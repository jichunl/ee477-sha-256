==> flow/design.v <==
module bsg_nonce_counter 
            ( input                      clk_i
            , input                      reset_i
	    , input	[31:0]		start
            , input                      en_i
            , input        [31:0] limit_i
            , output logic [31:0] counter_o
            , output                     overflowed_o
            );
wire [31:0] counter_plus_1 = counter_o + 1;
assign             overflowed_o   = ( counter_plus_1 == limit_i );
always_ff @ (posedge clk_i)
  if (reset_i)
    counter_o <= start;
  else if (en_i) begin
    if(overflowed_o )   counter_o <= start;
    else                counter_o <= counter_plus_1 ;
  end
endmodule
# Tool chain data of bsg_nonce_counter
# The steps from the RTL of bsg_nonce_counter to its reports follow in flow order.
# Line numbers count from 1 in the design file above.
# Library cell names are shortened.
# A cell with -- has no value.
[inputs]
top = "bsg_nonce_counter"
clk_port = "clk_i"
lib = "sky130hd"
corner = "tt_025C_1v80"

# After elaboration
# Counts by Yosys on the flattened word-level netlist (proc, flatten, opt, wreduce; memories kept). Register bits leave out memories and registers merged into their read ports (data or address). Print and check cells are left out. Cells with the same type and inputs are merged into one.
[word_totals]
ff_bits = 32
inputBits = 67
output_inout_bits = 33
elab_cells = 7
[classes]
addsub = 1
n_eq = 1
mux = 3
n_reduce_logical = 1
[op_table]
columns = ["cell", "count"]
rows = [
  ["two-way mux 32 bit", 3],
  ["adder 32 x 1 -> 32 bit with constant B", 1],
  ["== test 32 bit", 1],
  ["nonzero test 2 bit", 1],
]

# Logic depth
# Yosys ltp: most cells in a row. Word level: on the elaborated netlist, between registers, memories and ports. Mapped: between sequential cells and ports; inverters and the memories' decode and read muxes count.
[logic_depth]
ltp_word = 5
abc_area = 0
depth_mapped = 11
mapped_depth_nobuf = 9

# Netlist
# The flow's flattened synthesis, as Yosys stat reports it; memories are mapped. The netlist is that of the ABC_AREA named above (0 if unset); the other value can give another one.
# The area totals of this step are shown rounded.
[by_type]
columns = ["cell", "count", "type_area_um2"]
rows = [
  ["edfxtp_1", 32, 960.922],
  ["mux2_4", 25, 375.36],
  ["xnor2_1", 42, 367.853],
  ["xor2_1", 18, 157.651],
  ["nand2_1", 23, 86.333],
  ["mux2i_1", 8, 80.077],
  ["nor2_1", 19, 71.318],
  ["nand4_1", 11, 68.816],
  ["nand3_1", 13, 65.062],
  ["nor3_1", 10, 50.048],
  ["buf_6", 4, 45.043],
  ["xnor3_1", 2, 45.043],
  ["nor4_4", 2, 42.541],
  ["inv_1", 11, 41.29],
  ["nand2b_1", 5, 31.28],
  ["nor4_1", 5, 31.28],
  ["xor3_1", 1, 23.773],
  ["a21o_1", 3, 22.522],
]
# Not listed: further types 38, cells in them 64.
[mapped]
cell_count = 298
yosys_area_um2 = 3070
sequential_area_um2 = 961
ffs = 32
buf_cells = 13

# Timing after synthesis
# Source: OpenSTA report_checks on the synthesized netlist (no wires, ideal clock, input and output delay 20% of the period each), path of least setup slack; recovery checks are left aside. Register names are those of the netlist, which keeps one name where synthesis merged equal registers.
[synth_path]
kind = "reg-to-output"
startpoint = "register counter_o[0]"
endpoint = "output port overflowed_o"
clock_period_ns = 6.46
output_delay_ns = 1.292
launch_ns = 0.000
arrival_ns = 2.918
required_time_ns = 5.168
setup_slack_ns = 2.250
delay_ns = 2.918
path_stages = 10
path_buffers = 1
period_less_setup_slack_ns = 4.21
# "delay_ns" is the arrival time less input delay plus setup time.
# A path that ends at an output port has no setup time.
# "path_stages": output pins that drive a net of the path, with the launching flip-flop's if there is one; two outputs of one cell count as two.
# "period_less_setup_slack_ns" = period - worst setup slack (recovery checks aside). The figure is calculated, with input and output delays left at 20% of the set period.
# The rows between start and end are the longest chain of elaborated cells between them; the timing report does not say that the signal goes this way. Where chains are equally long, one stands for them.
# A line is the first line of the expression or statement that the cell stems from. Yosys adds cells for indexed reads and writes and turns some case tables into memories.
# A register here has more assigning lines than the two given.
[synth_via]
cell_sequence = "edfxtp_1 ha_1 nand3_1 or4_1 clkbuf_1 xor2_1 o2111ai_1 a2111oi_2 or4b_4 nor3_1"
elab_chain_len = 2
cone_cells = 2
lines_between = 2
classes_between = "1 x add/sub; 1 x eq/ne"
[synth_rtl]
columns = ["element", "line", "text"]
rows = [
  ["from (decl)", 7, ", output logic [31:0] counter_o"],
  ["from (assign)", 14, "counter_o <= start;"],
  ["from (assign)", 16, "if(overflowed_o )   counter_o <= start;"],
  ["adder 32 x 1 -> 32 bit", 10, "wire [31:0] counter_plus_1 = counter_o + 1;"],
  ["== test 32 bit", 11, "assign             overflowed_o   = ( counter_plus_1 == limit_i );"],
  ["to (decl)", 8, ", output                     overflowed_o"],
]

# Top module bsg_nonce_counter; platform sky130hd; tools Yosys and OpenROAD; 2 stored runs in no particular order. Input and output delays are each 20% of the period that was set; the output load is 0.01 pF.

[[run]]
name = "flow run A"
[run.settings]
period_ns = 2.61
CORE_UTILIZATION = 48
SETUP_SLACK_MARGIN = 0.47
PLACE_DENSITY = 0.46
CORE_ASPECT_RATIO = 0.9
CELL_PAD_IN_SITES_GLOBAL_PLACEMENT = 0
CELL_PAD_IN_SITES_DETAIL_PLACEMENT = 2
TNS_END_PERCENT = 45
ABC_AREA = 0
CAP_MARGIN = 15
CORE_MARGIN = 2
SLEW_MARGIN = 20
[run.results]
outcome = "stopped before the end: placement reported a tool error"

[[run]]
name = "flow run B"
[run.settings]
period_ns = 2.9
CORE_UTILIZATION = 46
SETUP_SLACK_MARGIN = 0.56
PLACE_DENSITY_LB_ADDON = 0.03
CORE_ASPECT_RATIO = 0.87
CORE_MARGIN = 7
CELL_PAD_IN_SITES_GLOBAL_PLACEMENT = 2
CELL_PAD_IN_SITES_DETAIL_PLACEMENT = 2
ABC_AREA = 1
GPL_TIMING_DRIVEN = 1
GPL_ROUTABILITY_DRIVEN = 0
CTS_CLUSTER_SIZE = 79
CTS_CLUSTER_DIAMETER = 305
MIN_ROUTING_LAYER = "met2"
CAP_MARGIN = 20
SLEW_MARGIN = 20
[run.results]
outcome = "stopped before the end: placement reported FLW-0024"
